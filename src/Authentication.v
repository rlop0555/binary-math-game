==> flow/design.v <==
module Authentication(Clock, Reset, LogOff, PasswordDigit, Button, Digit, Address, Passed, LoggedIn, LoggedOut);
	input Button;
	input Clock, Reset;
	input [3:0] Digit;
	input [3:0] PasswordDigit;
	input LogOff;
	output Passed;
	output [4:0] Address;
	output LoggedIn;
	output LoggedOut;
	reg Passed;
	reg [4:0] Address;
	reg LoggedIn;
	reg LoggedOut;
	reg Invalid;
	parameter DIGIT = 0, ADDRESS = 1, RECIEVE = 2, COMPARE = 3, VERIFY = 4, PASSED = 5;
	reg [2:0] State;
	reg [4:0] Counter;
	reg Wait;
	always @ (posedge Clock)
		begin
			if(Reset == 1'b0 | LogOff == 1'b1)
				begin
					Passed <= 1'b0;
					Invalid <= 1'b0;
					Counter <= 5'b00000;
					State <= DIGIT;
					Wait <= 1'b0;
					LoggedIn <= 1'b0;
					LoggedOut <= 1'b1;
				end
			else 
				begin
					case (State)
					DIGIT: 
						begin
							LoggedIn <= 1'b0;
							LoggedOut <= 1'b1;
							Passed <= 1'b0;
							if(Button == 1'b1)
								begin
									State <= ADDRESS;
								end
							else
								begin
									State <= DIGIT;
								end
						end
					ADDRESS:
						begin
							Address <= Counter;
							State <= RECIEVE;
						end
					RECIEVE:
						begin
							if(Wait == 1'b1)
								begin
									Wait <= 1'b0;
									State <= COMPARE;
								end
							else 
								begin
									Wait <= Wait + 1;
								end
						end
					COMPARE:
						begin
							if(Digit == PasswordDigit)
								begin
								end
							else
								begin
									Invalid <= 1'b1;
								end
							if(Counter == 5'b00011)
								begin
									State <= VERIFY;
								end
							else 
								begin
									Counter <= Counter + 1;
									State <= DIGIT;
								end
						end
					VERIFY:
						begin
							if(Invalid == 1'b1)
								begin
									State <= DIGIT;
								end
							else 
								begin
									State <= PASSED;
								end
							Counter <= 5'b00000;
							Invalid <= 1'b0;
						end
					PASSED:
						begin
							LoggedIn <= 1'b1;
							LoggedOut <= 1'b0;
							Passed <= 1'b1;
							if(LogOff == 1'b1)
								begin
									State <= DIGIT;
								end
						end
					default: 
						begin
							Passed <= 1'b0;
							Invalid <= 1'b0;
							Counter <= 5'b00000;
							LoggedIn <= 1'b0;
							LoggedOut <= 1'b1;
						end
					endcase
				end
		end
endmodule
---- Tool chain data of Authentication ----
What the tools print for Authentication, step after step.
Line numbers count from 1 in the design file above.
Operators carry their Yosys type and port widths (W data, S select, Z words).
The mark - stands for no value.
inputs
  top module .............................. Authentication
  clock ................................... Clock
  library ................................. sky130hd
  library corner .......................... tt_025C_1v80

---- Word level ----
Counts by Yosys on the flattened word-level netlist (proc, flatten, opt, wreduce; memories kept). Register bits leave out memories and registers merged into their read ports (data or address). Print and check cells are left out. Cells with the same type and inputs are merged into one.
operators by class
  eq/ne operators ......................... 11
  reduce/logical cells .................... 8
  multiplexer cells ....................... 13
  shift-type cells ........................ 0
  div/mod/pow operators ................... 0
  $add $sub $neg .......................... 2
  order comparisons ....................... 0
  bitwise logic cells ..................... 4
  multipliers ............................. 0
operators with widths
  operator               count
  $pmux W3 S6            1
  $mux W3                4
  $pmux W5 S2            1
  $ne A2 B2 Y1 const B   4
  $reduce_or A4 Y1       2
  $reduce_and A2 Y1      3
  $eq A3 B2 Y1 const B   2
  $eq A3 B3 Y1 const B   2
  $reduce_bool A6 Y1     1
  $pmux W1 S2            3
  $add A5 B1 Y5 const B  1
  $eq A5 B2 Y1 const B   1
  $mux W5                1
  $eq A4 B4 Y1           1
  $not A1 Y1             3
  $eq A3 B1 Y1 const B   1
  $logic_not A3 Y1       1
  $reduce_and A3 Y1      1
  $mux W1                3
  $add A1 B1 Y1 const B  1
  $or A1 B1 Y1           1
storage and ports
  bits in latches ......................... 0
  memory bits (read-only) ................. 0
  elaborated cells ........................ 45
  RAM bits ................................ 0
  word width x clocked read ports ......... 0
  bits of input ports ..................... 12
  bits in registers ....................... 17
  memories ................................ 0

---- Logic depth ----
Longest topological path by Yosys (ltp), each cell counted once; first at word level (registers and memories cut), then after technology mapping (sequential cells cut; the memories' decode and read muxes count).
depth
  word-level depth ........................ 4
  ABC_AREA ................................ 1
  mapped depth ............................ 8
  mapped depth without buffers ............ 8

---- After synthesis ----
The flow's flattened synthesis, as Yosys stat reports it; memories are mapped. The netlist is that of the ABC_AREA named above (0 if unset); the other value can give another one.
The area totals of this step are shown rounded.
synthesis totals
  mapped cells ............................ 124
  mapped flip-flops ....................... 20
  sequential area ......................... 450 µm²
  chip area (Yosys) ....................... 963 µm²
  buffers ................................. 3
cells by type
  cell                       count  total area (µm²)
  sky130_fd_sc_hd__dfxtp_1   15     300.288
  sky130_fd_sc_hd__edfxtp_1  5      150.144
  sky130_fd_sc_hd__nand2_1   36     135.13
  sky130_fd_sc_hd__inv_1     17     63.811
  sky130_fd_sc_hd__nor2_1    13     48.797
  sky130_fd_sc_hd__nand3_1   9      45.043
  sky130_fd_sc_hd__nor2_4    3      33.782
  sky130_fd_sc_hd__a21oi_1   5      25.024
  sky130_fd_sc_hd__nand4_4   1      21.27
  sky130_fd_sc_hd__inv_2     5      18.768
  sky130_fd_sc_hd__a21oi_2   2      17.517
  sky130_fd_sc_hd__buf_4     2      15.014
  sky130_fd_sc_hd__ha_1      1      12.512
  sky130_fd_sc_hd__buf_6     1      11.261
  sky130_fd_sc_hd__nand3b_2  1      11.261
  sky130_fd_sc_hd__nand3_2   1      10.01
  sky130_fd_sc_hd__nor3_1    2      10.01
  sky130_fd_sc_hd__a22oi_1   1      7.507
Not listed: further types 4, cells in them 4.

---- Timing after synthesis ----
Source: OpenSTA report_checks on the synthesized netlist (no wires, ideal clock, input and output delay 20% of the period each), path of least setup slack; recovery checks are left aside. Register names are those of the netlist, which keeps one name where synthesis merged equal registers.
timing path after synthesis
  kind .................................... input-to-reg
  start point ............................. in Reset
  end point ............................... reg Address[0]
  path slack .............................. 767 ps
  path buffers ............................ 0
  arrival ................................. 954 ps
  library setup time ...................... 340 ps
  clock period ............................ 2060 ps
  path delay .............................. 882 ps
  data required time ...................... 1720 ps
  driving pins on the path ................ 4
  launch time at the first pin ............ 412 ps
  external input delay .................... 412 ps
  period reached after synthesis .......... 1293 ps
"path delay" is the arrival time less input delay plus setup time.
"driving pins on the path" counts driving pins, that of a launching flip-flop among them; a cell with two outputs on the path counts twice.
"period reached after synthesis" = period - worst setup slack (recovery checks aside). The figure is calculated, with input and output delays left at 20% of the set period.
The rows between start and end are the longest chain of elaborated cells between them; the timing report does not say that the signal goes this way. Where chains are equally long, one stands for them.
A line is the first line of the expression or statement that the cell stems from. Yosys adds cells for indexed reads and writes and turns some case tables into memories.
on the way, after synthesis
  cell sequence ........................... sky130_fd_sc_hd__inv_1 -> sky130_fd_sc_hd__nor2_4 -> sky130_fd_sc_hd__inv_2 -> sky130_fd_sc_hd__nor2_1
  cells in the longest elaborated chain ... 4
  elaborated cells between the ends (all ways) .. 4
  source lines of those cells ............. 1
  those cells by class .................... logic: 3; reduce/logical: 1
RTL lines, path after synthesis
  item                RTL line  source
  start: declaration  3         input Clock, Reset;
  $not A1 Y1          22        if(Reset == 1'b0 | LogOff == 1'b1)
  $or A1 B1 Y1        22
  $not A1 Y1          -
  $reduce_and A2 Y1   -
  end: assignment     51        Address <= Counter;
  end: declaration    8         output [4:0] Address;

---- Path in the finished layout ----
From the final timing report of stored run 1: the path of least setup slack in the routed layout; clock arrival at registers is part of the times.
The report prints the path's times to 10 ps; the period is as set.
timing path after layout
  kind .................................... reg-to-output
  start point ............................. reg Passed
  end point ............................... out Passed
  path buffers ............................ 1
  launch time at the first pin ............ 310 ps
  data required time ...................... 2820 ps
  output delay ............................ 700 ps
  driving pins on the path ................ 2
  path slack .............................. 1610 ps
  arrival ................................. 1210 ps
  clock period ............................ 3520 ps
At most two assigning lines are given for a register; there are more.
on the way, after layout
  cell sequence ........................... sky130_fd_sc_hd__dfxtp_1 -> sky130_fd_sc_hd__clkdlybuf4s50_1
  cells in the longest elaborated chain ... 0
  elaborated cells between the ends (all ways) .. 0
  source lines of those cells ............. 0
RTL lines, path after layout
  item                RTL line  source
  start: declaration  7         output Passed;
  start: assignment   24        Passed <= 1'b0;
  start: assignment   39        Passed <= 1'b0;
  end: declaration    7

Stored flow runs of Authentication (2 of them; Yosys, OpenROAD, sky130hd). They differ in their settings and are not a sequence. Constraints: input delay and output delay 20% of the set period each, output load 0.01 pF.
By "clock period reached" is meant the clock period of the run minus its worst setup slack. This is arithmetic on one report: input and output delays are still those of the set period (20% each).
"worst setup path time" = time allowed to the worst setup path (clock period - input delay - output delay, where it has them) - its slack; a late launch clock adds to it, a late capture clock takes from it.
By "power consumption" is meant OpenSTA's value without simulated activity: inputs other than the clock are taken to toggle once in ten clock periods, and the tool carries that through the logic.
"worst setup path time" is known to 10 ps.
Values from the reports are rounded here.

---- stored run 1 ----
settings
  period_ns = 3.52
  CORE_UTILIZATION = 46
  CORE_MARGIN = 5
  CELL_PAD_IN_SITES_GLOBAL_PLACEMENT = 1
  ABC_AREA = 1
  MIN_ROUTING_LAYER = met2
  CAP_MARGIN = 20
  SLEW_MARGIN = 20
results
  netlist area reported by Yosys .......... 963 µm²
  die footprint ........................... 3110 µm²
  area of the standard cells in the finished layout .. 1210 µm²
  utilization after routing ............... 61.2%
  setup slack of the worst path ........... 1610 ps
  total negative slack .................... 0 ps
  worst hold slack in the final report .... 473 ps
  power consumption ....................... 0.463 mW
  clock period reached .................... 1913 ps
  worst setup path time ................... 1210 ps
  critical path kind ...................... reg-to-output

---- stored run 2 ----
settings
  period_ns = 1.91
  CORE_UTILIZATION = 15
  SETUP_SLACK_MARGIN = 0.47
  HOLD_SLACK_MARGIN = 0.12
  CELL_PAD_IN_SITES_DETAIL_PLACEMENT = 1
  CTS_CLUSTER_SIZE = 66
  CAP_MARGIN = 5
  SLEW_MARGIN = 35
  MIN_ROUTING_LAYER = met1
  CORE_MARGIN = 2
results
  netlist area reported by Yosys .......... 827 µm²
  die footprint ........................... 6120 µm²
  area of the standard cells in the finished layout .. 1210 µm²
  utilization after routing ............... 22.4%
  setup slack of the worst path ........... 333 ps
  total negative slack .................... 0 ps
  worst hold slack in the final report .... 497 ps
  power consumption ....................... 0.817 mW
  clock period reached .................... 1577 ps
  worst setup path time ................... 1580 ps
  critical path kind ...................... reg-to-reg
