==> flow/design.v <==
module CountTo10LFSR(EnableSignal, Clock, Reset, Ten);
	input EnableSignal;
	input Clock, Reset;
	output Ten;
	reg Ten;
	reg [3:0] LFSR;
	wire feedback = LFSR[3];
	always @ (posedge Clock)
		begin
			if(Reset == 1'b0)
				begin
					LFSR <= 4'b1111;
					Ten <= 1'b0;
				end
			else if(EnableSignal == 1'b1)
				begin
					if(LFSR == 4'b1100) 
						begin
							LFSR <= 4'b1111;
							Ten <= 1'b1;
						end
					else
						begin
						    LFSR[0] <= feedback;
							LFSR[1] <= LFSR[0] ^ feedback;
							LFSR[2] <= LFSR[1];
							LFSR[3] <= LFSR[2];
							Ten <= 1'b0;
						end
				end
			else
				begin
					Ten <= 1'b0;
				end
		end
endmodule
module DigitTimer(Decrement, YorN, Reconfig, Clock, Reset, BorrowAsk, BorrowAnswer, Value);
	input Decrement;
	input YorN;
	input Clock, Reset;
	input Reconfig;
	output BorrowAsk;
	output BorrowAnswer;
	output [3:0] Value;
	reg [3:0] Value;
	reg BorrowAsk;
	reg BorrowAnswer;
	always@(posedge Clock)
		begin
			if(Reset == 1'b0)
				begin
					Value = 4'b0000;
					BorrowAsk = 0;
					BorrowAnswer = 0;
				end
			else if(Reconfig == 1'b1)
				begin
					Value <= 4'b1001;
					BorrowAnswer <= 1'b1;
					BorrowAsk <= 1'b0;
				end
			else 
				begin
					if(Decrement == 1'b1)
						begin
							if(Value == 4'b0000)
								begin
									if(YorN == 1'b0)
										begin
											BorrowAsk <= 1'b0;
											BorrowAnswer <= 1'b0;
										end
									else 
										begin
											BorrowAsk <= 1'b1;
											Value <= 4'b1001;
											BorrowAnswer <= 1'b1;
										end
								end
							else
								begin
									Value <= Value - 1;
									if(Value == 4'b0001 & YorN == 1'b0)
										begin		
											BorrowAnswer <= 1'b0;	
										end
									else 
										begin
											BorrowAnswer <= 1'b1;
										end
								end
						end
					else 
						begin
							BorrowAsk <= 0;
						end
				end
		end
endmodule
module HundredMSLFSR(EnableSignal, Clock, Reset, HundredMS);
	input EnableSignal;
	input Clock, Reset;
	output HundredMS;
	reg HundredMS;
	reg [6:0] LFSR;
	wire feedback = LFSR[6];
	always @ (posedge Clock)
		begin
			if(Reset == 1'b0)
				begin
					LFSR <= 7'b111_1111;
					HundredMS <= 1'b0;
				end
			else if(EnableSignal == 1'b1)
				begin
					if(LFSR == 7'b110_1000) 
						begin
							LFSR <= 7'b111_1111;
							HundredMS <= 1'b1;
						end
					else
						begin
							LFSR[0] <= feedback;
							LFSR[1] <= LFSR[0] ^ feedback;
							LFSR[2] <= LFSR[1];
							LFSR[3] <= LFSR[2];
							LFSR[4] <= LFSR[3];
							LFSR[5] <= LFSR[4];
							LFSR[6] <= LFSR[5];
							HundredMS <= 1'b0;
						end
				end
			else
				begin
					HundredMS <= 1'b0;
				end
		end
endmodule
module OneMillisecondLFSR(EnableSignal, Clock, Reset, Millisecond);
	input EnableSignal;
	input Clock, Reset;
	output Millisecond;
	reg Millisecond;
	reg [15:0] LFSR;
	wire feedback = LFSR[15];
	always @ (posedge Clock)
		begin
			if(Reset == 1'b0)
				begin
					LFSR <= 16'b1111_1111_1111_1111;
					Millisecond <= 1'b0;
				end
			else if(EnableSignal == 1'b1)
				begin
					if(LFSR == 16'b0110_1101_1011_0110) 
						begin
							LFSR <= 16'b1111_1111_1111_1111;
							Millisecond <= 1'b1;
						end
					else
						begin
							LFSR[0] <= feedback;
							LFSR[1] <= LFSR[0];
							LFSR[2] <= LFSR[1] ^ feedback;
							LFSR[3] <= LFSR[2] ^ feedback;
							LFSR[4] <= LFSR[3];
							LFSR[5] <= LFSR[4] ^ feedback;
							LFSR[6] <= LFSR[5];
							LFSR[7] <= LFSR[6];
							LFSR[8] <= LFSR[7];
							LFSR[9] <= LFSR[8];
							LFSR[10] <= LFSR[9];
							LFSR[11] <= LFSR[10];
							LFSR[12] <= LFSR[11];
							LFSR[13] <= LFSR[12];
							LFSR[14] <= LFSR[13];
							LFSR[15] <= LFSR[14];
							Millisecond <= 1'b0;
						end
				end
		end
endmodule
module OneSecondLFSR(EnableSignal, Clock, Reset, OneSecond);
	input EnableSignal;
	input Clock, Reset;
	output OneSecond;
	wire OneMSWire;
	wire OneHundredMSWire;
	OneMillisecondLFSR OneMS(EnableSignal, Clock, Reset, OneMSWire);
	HundredMSLFSR Count100(OneMSWire, Clock, Reset, OneHundredMSWire);
	CountTo10LFSR Count10(OneHundredMSWire, Clock, Reset, OneSecond);
endmodule
module Timer(Enable, Reconfig, Clock, Reset, Tens, Ones, TimeUp);
	input Enable;
	input Reconfig;
	input Clock, Reset;
	output[3:0] Tens, Ones;
	output TimeUp;
	wire OneSecond;
	wire BorrowFromTens;
	wire YesOrNo;
	wire PlaceHolder;
	OneSecondLFSR OneSecondSignal(Enable, Clock, Reset, OneSecond);
	DigitTimer OnesDigit(OneSecond, YesOrNo, Reconfig, Clock, Reset, BorrowFromTens, TimeUp, Ones);
	DigitTimer TenthDigit(BorrowFromTens, 1'b0, Reconfig, Clock, Reset, PlaceHolder, YesOrNo, Tens);
endmodule
### Reports on Timer

The steps from the RTL of Timer to its reports follow in flow order.
Lines are those of the file above, counted from 1.
Not given: n/a

* top: Timer
* clock port: Clock
* standard-cell library: sky130hd
* timing corner: tt_025C_1v80

### After elaboration

Yosys after proc, flatten, opt, wreduce and memory -nomap, before mapping. Memory bits, and registers merged into a memory's read port (data or address), are not among the register bits. Print and check cells are not counted. Equal cells are merged and count once.

* input bits: 4
* output and inout port bits: 9
* register bits: 41
* word-level cells: 115

* $add $sub $neg: 2
* muxes and demuxes: 46
* bitwise operators: 10
* reduce/logical cells: 12
* equal/unequal tests: 8

Operator list (number)
* 1-bit two-way mux: 39
* 4-bit two-way mux: 7
* 16-bit by 15-bit == test with 1-bit output (second input constant): 1
* 2-bit AND reduction: 6
* 4-bit by 1-bit subtractor with 4-bit output (second input constant): 2
* 4-bit by 1-bit == test with 1-bit output (second input constant): 2
* 4-bit zero test: 2
* 7-bit == test (second input constant): 1
* 1-bit XOR: 5
* 1-bit NOT: 4
* 2-bit nonzero test: 2
* 4-bit == test (second input constant): 1
* 3-bit by 2-bit inequality test with 1-bit output (second input constant): 1
* 3-bit OR reduction: 1
* 2-bit by 1-bit inequality test with 1-bit output (second input constant): 1
* 2-bit inequality test (second input constant): 1
* 2-bit OR reduction: 1
* 1-bit AND: 1

### Depth

Depth = most cells in a row (Yosys ltp): at word level without a register or memory, in the mapped netlist without a sequential cell, where the memories' decode and read muxes count.

* depth in word-level cells: 6
* ABC_AREA: 0
* gate-level depth with buffers: 5
* depth with buffers taken out: 5

### Mapped cells and area

Yosys stat after the flow's synthesis: flattened, memories mapped to cells. It holds for the ABC_AREA given above (unset counts as 0); a run with the other value may have another netlist.
The area totals of this step are shown rounded.

* flip-flop cells: 41
* synthesis area: 1750 µm²
* buffers: 11
* cell count: 182
* sequential part of the area: 821 µm²

Cell types
* sky130_fd_sc_hd__dfxtp_1: number 41, total area 820.787 µm²
* sky130_fd_sc_hd__mux2i_1: number 17, total area 170.163 µm²
* sky130_fd_sc_hd__nand2_1: number 20, total area 75.072 µm²
* sky130_fd_sc_hd__o21ai_0: number 13, total area 65.062 µm²
* sky130_fd_sc_hd__a211oi_1: number 7, total area 52.55 µm²
* sky130_fd_sc_hd__xor2_1: number 6, total area 52.55 µm²
* sky130_fd_sc_hd__a311oi_1: number 5, total area 43.792 µm²
* sky130_fd_sc_hd__nor2_1: number 11, total area 41.29 µm²
* sky130_fd_sc_hd__nor2b_1: number 6, total area 37.536 µm²
* sky130_fd_sc_hd__clkbuf_1: number 8, total area 30.029 µm²
* sky130_fd_sc_hd__inv_1: number 7, total area 26.275 µm²
* sky130_fd_sc_hd__a21oi_1: number 5, total area 25.024 µm²
* sky130_fd_sc_hd__ha_1: number 2, total area 25.024 µm²
* sky130_fd_sc_hd__nand4b_4: number 1, total area 23.773 µm²
* sky130_fd_sc_hd__nand4b_1: number 2, total area 17.517 µm²
* sky130_fd_sc_hd__o32ai_2: number 1, total area 16.266 µm²
* sky130_fd_sc_hd__nor3_1: number 3, total area 15.014 µm²
* sky130_fd_sc_hd__nor3b_1: number 2, total area 15.014 µm²

Not listed: further types 19, cells in them 25.
The figures by module come from a second, unflattened synthesis with its own total; it is not the netlist above.

* cell total of the unflattened synthesis: 176
* area total of the unflattened synthesis: 1810 µm²

Rows give one instance, submodules left out.

Modules
* OneMillisecondLFSR: cells 70, seq. area 340 µm², times used 1, area 742 µm²
* DigitTimer: cells 29, seq. area 120 µm², times used 2, area 273 µm²
* HundredMSLFSR: cells 28, seq. area 160 µm², times used 1, area 324 µm²
* CountTo10LFSR: cells 19, seq. area 100 µm², times used 1, area 199 µm²
* Timer: cells 1, seq. area 0.0 µm², times used 1, area 3.8 µm²
* OneSecondLFSR: cells 0, seq. area 0.0 µm², times used 1, area 0.0 µm²

### Timing after synthesis

OpenSTA on the mapped netlist: ideal clock, no wires. The path of least setup slack (recovery checks aside). Input and output delay are each 20% of the period. Register names are those of the netlist, which keeps one name where synthesis merged equal registers.

* kind: register to register
* from: register TenthDigit.Value[0]
* to: register TenthDigit.Value[0]
* arrival: 1.377 ns
* period: 1.64 ns
* path buffers: 0
* stages: 6
* library setup time: 0.133 ns
* time at the first pin: 0.000 ns
* path slack: 0.130 ns
* delay of the path: 1.510 ns
* data required time: 1.507 ns
* synthesis period reached: 1.51 ns

"delay of the path" is the arrival time less input delay plus setup time.
"stages": output pins that drive a net of the path, with the launching flip-flop's if there is one; two outputs of one cell count as two.
"synthesis period reached" is the clock period less the worst setup slack; recovery checks do not enter. This is arithmetic on one report: input and output delays are still those of the set period (20% each).
The rows between start and end are the longest chain of elaborated cells between them; the timing report does not say that the signal goes this way. Where chains are equally long, one stands for them.
Each line given opens the expression or statement behind the cell; cells for indexed reads and writes are added by Yosys, which also makes memories of some case tables.
At most two assigning lines are given for a register; there are more.

* cell sequence: sky130_fd_sc_hd__dfxtp_1 sky130_fd_sc_hd__inv_1 sky130_fd_sc_hd__ha_1 sky130_fd_sc_hd__or3b_2 sky130_fd_sc_hd__a211oi_1 sky130_fd_sc_hd__nor3_1
* length of the longest elaborated chain: 4
* elaborated cells on any way between the ends: 7
* source lines of those cells: 4
* those cells by class: add/sub: 1; eq/ne: 1; mux: 3; reduce/logical: 2

Ends and longest elaborated chain, post-synthesis
* start, declared: RTL line 44 `output [3:0] Value;`
* start, assigned: RTL line 52 `Value = 4'b0000;`
* start, assigned: RTL line 82 `Value <= Value - 1;`
* 4-bit by 1-bit subtractor with 4-bit output: RTL line 82
* 4-bit two-way mux: RTL line 66 `if(Value == 4'b0000)`
* 4-bit two-way mux: RTL line 64 `if(Decrement == 1'b1)`
* 4-bit two-way mux: RTL line 56 `else if(Reconfig == 1'b1)`
* end, assigned: RTL line 58 `Value <= 4'b1001;`
* end, assigned: RTL line 82
* end, declared: RTL line 44

### Path in the finished layout

From the final timing report of run A: the path of least setup slack in the routed layout; clock arrival at registers is part of the times.

* kind: register to output
* from: register OnesDigit.Value[1]
* to: output Ones[1]
* external output delay: 0.36 ns
* data required time: 1.42 ns
* stages: 2
* arrival: 1.32 ns
* time at the first pin: 0.28 ns
* path buffers: 1
* path slack: 0.10 ns
* period: 1.78 ns

At most two assigning lines are given for a register; there are more.

* cell sequence: sky130_fd_sc_hd__dfxtp_1 sky130_fd_sc_hd__clkdlybuf4s50_1
* length of the longest elaborated chain: 0
* elaborated cells on any way between the ends: 0
* source lines of those cells: 0

Ends and longest elaborated chain, post-layout
* start, declared: RTL line 44 `output [3:0] Value;`
* start, assigned: RTL line 52 `Value = 4'b0000;`
* start, assigned: RTL line 82 `Value <= Value - 1;`
* end, declared: RTL line 197 `output[3:0] Tens, Ones;`

Lab notebook: Timer

Measured results for Timer: 2 stored runs of the Yosys and OpenROAD flow on sky130hd. The settings differ; the order carries no meaning. The constraints put input and output delay at 20% of the set period each and load the outputs with 0.01 pF.
"reached clock period" means the clock period less the worst setup slack. The figure is calculated, with input and output delays left at 20% of the set period.
"time used up by the worst setup path" means the part of the period allowed to the worst setup path (the constraints hold back 20% at inputs and 20% at outputs) less its slack; where the path has registers, the arrival times of their clocks count too.
By "total power of the final layout" is meant OpenSTA's value without simulated activity: inputs other than the clock are taken to toggle once in ten clock periods, and the tool carries that through the logic.
Results are given in rounded form.

### Run A

Settings: `period_ns=1.78`, `CORE_UTILIZATION=15`, `PLACE_DENSITY_LB_ADDON=0.22`, `CELL_PAD_IN_SITES_GLOBAL_PLACEMENT=1`, `CELL_PAD_IN_SITES_DETAIL_PLACEMENT=0`, `TNS_END_PERCENT=95`, `ABC_AREA=0`, `CAP_MARGIN=5`, `CORE_MARGIN=2`, `SLEW_MARGIN=20`

- Yosys chip area after synthesis: 1750 µm²
- Die outline area: 12500 µm²
- Final design utilization: 0.197
- Setup slack of the worst path: 0.101 ns
- Final worst hold slack: 0.469 ns
- Total power of the final layout: 2.19 mW
- Reached clock period: 1.679 ns
- Time used up by the worst setup path: 1.32 ns
- Class of the worst setup path: register to output

### Run B

Settings: `period_ns=1.2`, `CAP_MARGIN=20`, `CORE_MARGIN=2`, `CORE_UTILIZATION=40`, `SLEW_MARGIN=20`

- Yosys chip area after synthesis: 1750 µm²
- Die outline area: 4910 µm²
- Final design utilization: 0.53
- Setup slack of the worst path: -0.159 ns
- Final worst hold slack: 0.442 ns
- Total power of the final layout: 2.60 mW
- Reached clock period: 1.359 ns
- Time used up by the worst setup path: 1.36 ns
- Class of the worst setup path: register to register
