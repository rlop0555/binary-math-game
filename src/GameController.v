==> flow/design.v <==
module GameController(Clock, Reset, Access, Button, TimeUp, Enable, Reconfig, LoadIn, LoadOut, RNGIn, RNGOut, LogOff);
	input Access;
	input Clock, Reset;
	input Button;
	input TimeUp;
	input LoadIn;
	input RNGIn;
	output Enable;
	output LoadOut;
	output Reconfig;
	output RNGOut;
	output LogOff;
	reg Enable;
	reg LoadOut;
	reg Reconfig;
	reg RNGOut;
	reg LogOff;
	parameter WAIT = 0, PASSED = 1, START = 2, GAMEPLAY = 3, GAMEOVER = 4;
	reg [2:0] State;
	reg count;
	always @ (posedge Clock)
		begin
			if(Reset == 1'b0)
				begin
					Enable <= 1'b0;
					LoadOut <= 1'b0;
					Reconfig <= 1'b0;
					RNGOut <= 1'b0;
					LogOff <= 1'b0;
					count <= 1'b0;
				end
			else
				begin
					case (State)
					WAIT:
						begin
							LogOff <= 1'b0;
							if(count == 1'b1)
								begin
									if(Access == 1'b1)
										begin
											State <= PASSED;
										end
									else
										begin
											State <= WAIT;
										end
									count <= 1'b0;
								end
							else 
								begin
									count <= count + 1;
								end
						end
					PASSED:
						begin
							Reconfig <= 1'b1;
							State <= START;
						end
					START:
						begin
							Reconfig <= 1'b0;
							if(Button == 1'b1)
								begin
									Enable <= 1'b1;
									State <= GAMEPLAY;
								end
							else if(LoadIn == 1'b1)
								begin
									LogOff <= 1'b1;   
									State <= WAIT;
								end
							else
								begin
									State <= START;
								end
						end
					GAMEPLAY:
						begin
							LoadOut <= LoadIn;
							RNGOut <= RNGIn;
							if(TimeUp == 1'b0)
								begin
									Enable <= 1'b0;
									State <= GAMEOVER;
								end
							else 
								begin
									State <= GAMEPLAY;
								end
						end
					GAMEOVER:
						begin
							LoadOut <= 1'b0;
							RNGOut <= 1'b0;
							if(Button == 1'b1)
								begin
									State <= PASSED;
								end
							else if(LoadIn == 1'b1)
								begin
									LogOff <= 1'b1;
									State <= WAIT;
								end
							else 
								begin
									State <= GAMEOVER;
								end
						end
					default: 
						begin
							LoadOut <= 1'b0;
							RNGOut <= 1'b0;
							State <= WAIT;
						end
					endcase
				end
		end
endmodule
# ---- Reports on GameController
# What the tools print for GameController, step after step.
# Lines are those of the file above, counted from 1.
# Library cell names are shortened.
# The mark n/a stands for no value.
dict set report inputs {
  top_module {GameController}
  clk_port {Clock}
  library {sky130hd}
  lib_corner {tt_025C_1v80}
}

# ---- Word level
# Counts by Yosys on the flattened word-level netlist (proc, flatten, opt, wreduce; memories kept). Register bits leave out memories and registers merged into their read ports (data or address). Print and check cells are left out. Cells with the same type and inputs are merged into one.
dict set report bits {
  register_bits 9
  inputBits 7
  out_inout_bits 5
  word_cells 44
}
dict set report op_classes {
  addsub 1
  eq_ne 9
  muxes 18
  n_reduce_logical 9
}
# operator n
set op_table {}
lappend op_table {{case mux 3 bit (select 5 bit)} 1}
lappend op_table {{2-to-1 mux 3 bit} 4}
lappend op_table {{case mux 1 bit (select 2 bit)} 5}
lappend op_table {{inequality test 2 bit (second input constant)} 4}
lappend op_table {{== test 3 x 2 -> 1 bit (second input constant)} 2}
lappend op_table {{AND reduction 3 bit} 2}
lappend op_table {{2-to-1 mux 1 bit} 6}
lappend op_table {{nonzero test 2 bit} 2}
lappend op_table {{2-to-1 mux 2 bit} 2}
lappend op_table {{== test 3 x 1 -> 1 bit (second input constant)} 1}
lappend op_table {{== test 3 bit (second input constant)} 1}
lappend op_table {{logical NOT 3 bit} 1}
lappend op_table {{nonzero test 3 bit} 1}
lappend op_table {{OR reduction 3 bit} 1}
lappend op_table {{inequality test 2 x 1 -> 1 bit (second input constant)} 1}
lappend op_table {{AND reduction 2 bit} 1}
lappend op_table {{OR reduction 2 bit} 1}
lappend op_table {{adder 1 bit (second input constant)} 1}

# ---- Depth
# Longest topological path by Yosys (ltp), each cell counted once; first at word level (registers and memories cut), then after technology mapping (sequential cells cut; the memories' decode and read muxes count).
dict set report depth {
  word_depth 4
  abc_area 0
  depth_mapped 4
  depth_no_buf 3
}

# ---- After synthesis
# Yosys stat after the flow's synthesis: flattened, memories mapped to cells. It holds for the ABC_AREA given above (unset counts as 0); a run with the other value may have another netlist.
# The area totals of this step are shown rounded.
# cell_type n area_total_um2
set by_type {}
lappend by_type {dfxtp_1 11 220.211}
lappend by_type {a22o_1 3 26.275}
lappend by_type {o21ai_0 4 20.019}
lappend by_type {nand2_1 4 15.014}
lappend by_type {nand4_1 2 12.512}
lappend by_type {nor3b_2 1 12.512}
lappend by_type {nand3_1 2 10.01}
lappend by_type {nor3_2 1 10.01}
lappend by_type {a32oi_1 1 8.758}
lappend by_type {o2111ai_1 1 8.758}
lappend by_type {xor2_1 1 8.758}
lappend by_type {a21boi_0 1 7.507}
lappend by_type {buf_4 1 7.507}
lappend by_type {nor2_1 2 7.507}
lappend by_type {nor3b_1 1 7.507}
lappend by_type {o211ai_1 1 7.507}
lappend by_type {o21a_1 1 7.507}
lappend by_type {and2_1 1 6.256}
# Other cell types: 5; their cells: 5.
dict set report synth_totals {
  mapped_cells 44
  synth_area_um2 430
  seq_area_um2 220
  ff_cells 11
  buf_cells 2
}

# ---- Worst setup path after synthesis
# Source: OpenSTA report_checks on the synthesized netlist (no wires, ideal clock, input and output delay 20% of the period each), path of least setup slack; recovery checks are left aside. Register names are those of the netlist, which keeps one name where synthesis merged equal registers.
dict set report synth_path {
  path_kind {register -> register}
  from {register State}
  to {register LogOff}
  clock_period_ps 938
  setup_time_ps 115
  launch_ps 0
  arrival_ps 694
  required_ps 823
  path_slack_ps 129
  path_delay_ps 809
  path_stages 4
  path_buffers 0
  period_less_setup_slack_ps 809
}
# "path_delay_ps" is the arrival time less input delay plus setup time.
# "path_stages" counts driving pins, that of a launching flip-flop among them; a cell with two outputs on the path counts twice.
# "period_less_setup_slack_ps" is the clock period less the worst setup slack; recovery checks do not enter. This is arithmetic on one report: input and output delays are still those of the set period (20% each).
# An end named without its bit number is one bit of that signal or, where synthesis recoded a state register, one of its new flip-flops.
# At most two assigning lines are given for a register; there are more.
dict set report synth_between {
  cell_sequence {dfxtp_1 -> nor2_2 -> a21boi_0 -> o21a_1}
}
# item line_no
set synth_lines {}
lappend synth_lines {{start, declared} 19} ;# reg [2:0] State;
lappend synth_lines {{start, assigned} 42} ;# State <= PASSED;
lappend synth_lines {{start, assigned} 46} ;# State <= WAIT;
lappend synth_lines {{end, assigned} 29} ;# LogOff <= 1'b0;
lappend synth_lines {{end, assigned} 37} ;# LogOff <= 1'b0;
lappend synth_lines {{end, declared} 12} ;# output LogOff;
# Chain of elaborated cells between the ends: none given.

# ---- Path in the finished layout
# Path of least setup slack in the final report of run 1 (OpenROAD, finished layout, wires in). Where an end is a register, its clock arrival counts in the times.
# The path's times are printed in steps of 10 ps; the period is the one set.
dict set report layout_path {
  path_kind {register -> output}
  from {register Enable}
  to {output port Enable}
  clock_period_ps 1470
  output_delay_ps 290
  launch_ps 260
  arrival_ps 1150
  required_ps 1180
  path_slack_ps 20
  path_stages 2
  path_buffers 1
}
# At most two assigning lines are given for a register; there are more.
dict set report layout_between {
  cell_sequence {dfxtp_1 -> clkdlybuf4s50_1}
  elab_chain_cells 0
  cone_cells 0
  lines_between 0
}
# item line_no
set layout_lines {}
lappend layout_lines {{start, declared} 8} ;# output Enable;
lappend layout_lines {{start, assigned} 25} ;# Enable <= 1'b0;
lappend layout_lines {{start, assigned} 65} ;# Enable <= 1'b1;
lappend layout_lines {{end, declared} 8}

; Module GameController, platform sky130hd: 2 stored runs of the flow (Yosys, OpenROAD) with differing settings, in no particular order. Input and output delays are each 20% of the period that was set; the output load is 0.01 pF.
; "clock_period_reached_ps" is the run's clock period less its worst setup slack. It is reckoned from that one timing run; input and output delays stay at 20% of the period that was set.
; "worst_path_allowed_less_slack_ps" is the time allowed to the run's worst setup path (the clock period less input and output delay, where it has them) less its slack. Clock arrival times count: a late capture clock shortens it, a late launch clock lengthens it.
; "power.total_mw": no workload was simulated; the value follows from the tool's default switching activity.
; "worst_path_allowed_less_slack_ps" is known to 10 ps.
; The measured numbers are rounded.

[run 1: settings]
period_ns = 1.47
CORE_UTILIZATION = 27
SETUP_SLACK_MARGIN = -0.07
PLACE_DENSITY_LB_ADDON = 0.2
CORE_MARGIN = 2
CELL_PAD_IN_SITES_DETAIL_PLACEMENT = 2
TNS_END_PERCENT = 60
GPL_ROUTABILITY_DRIVEN = 0
CAP_MARGIN = 20
SLEW_MARGIN = 20
[run 1: results]
post_route_util_pct = 39.1
finalCellArea_um2 = 589
synth_area_um2 = 430
worst_path_allowed_less_slack_ps = 1150
critical_path_kind = register -> output
design.die.area_um2 = 1930
total_negative_slack_ps = 0
holdWs_ps = 465
timing.setup.ws_ps = 23
clock_period_reached_ps = 1447
power.total_mw = 0.818

[run 2: settings]
period_ns = 0.75
CORE_UTILIZATION = 53
SETUP_SLACK_MARGIN = 0.01
PLACE_DENSITY_LB_ADDON = 0.13
CELL_PAD_IN_SITES_DETAIL_PLACEMENT = 2
ABC_AREA = 1
GPL_TIMING_DRIVEN = 0
GPL_ROUTABILITY_DRIVEN = 1
CTS_CLUSTER_SIZE = 13
CTS_CLUSTER_DIAMETER = 221
MIN_ROUTING_LAYER = met1
MAX_ROUTING_LAYER = met5
CAP_MARGIN = 20
CORE_MARGIN = 2
SLEW_MARGIN = 20
[run 2: results]
outcome = unfinished; error PDN-0185 in floorplanning
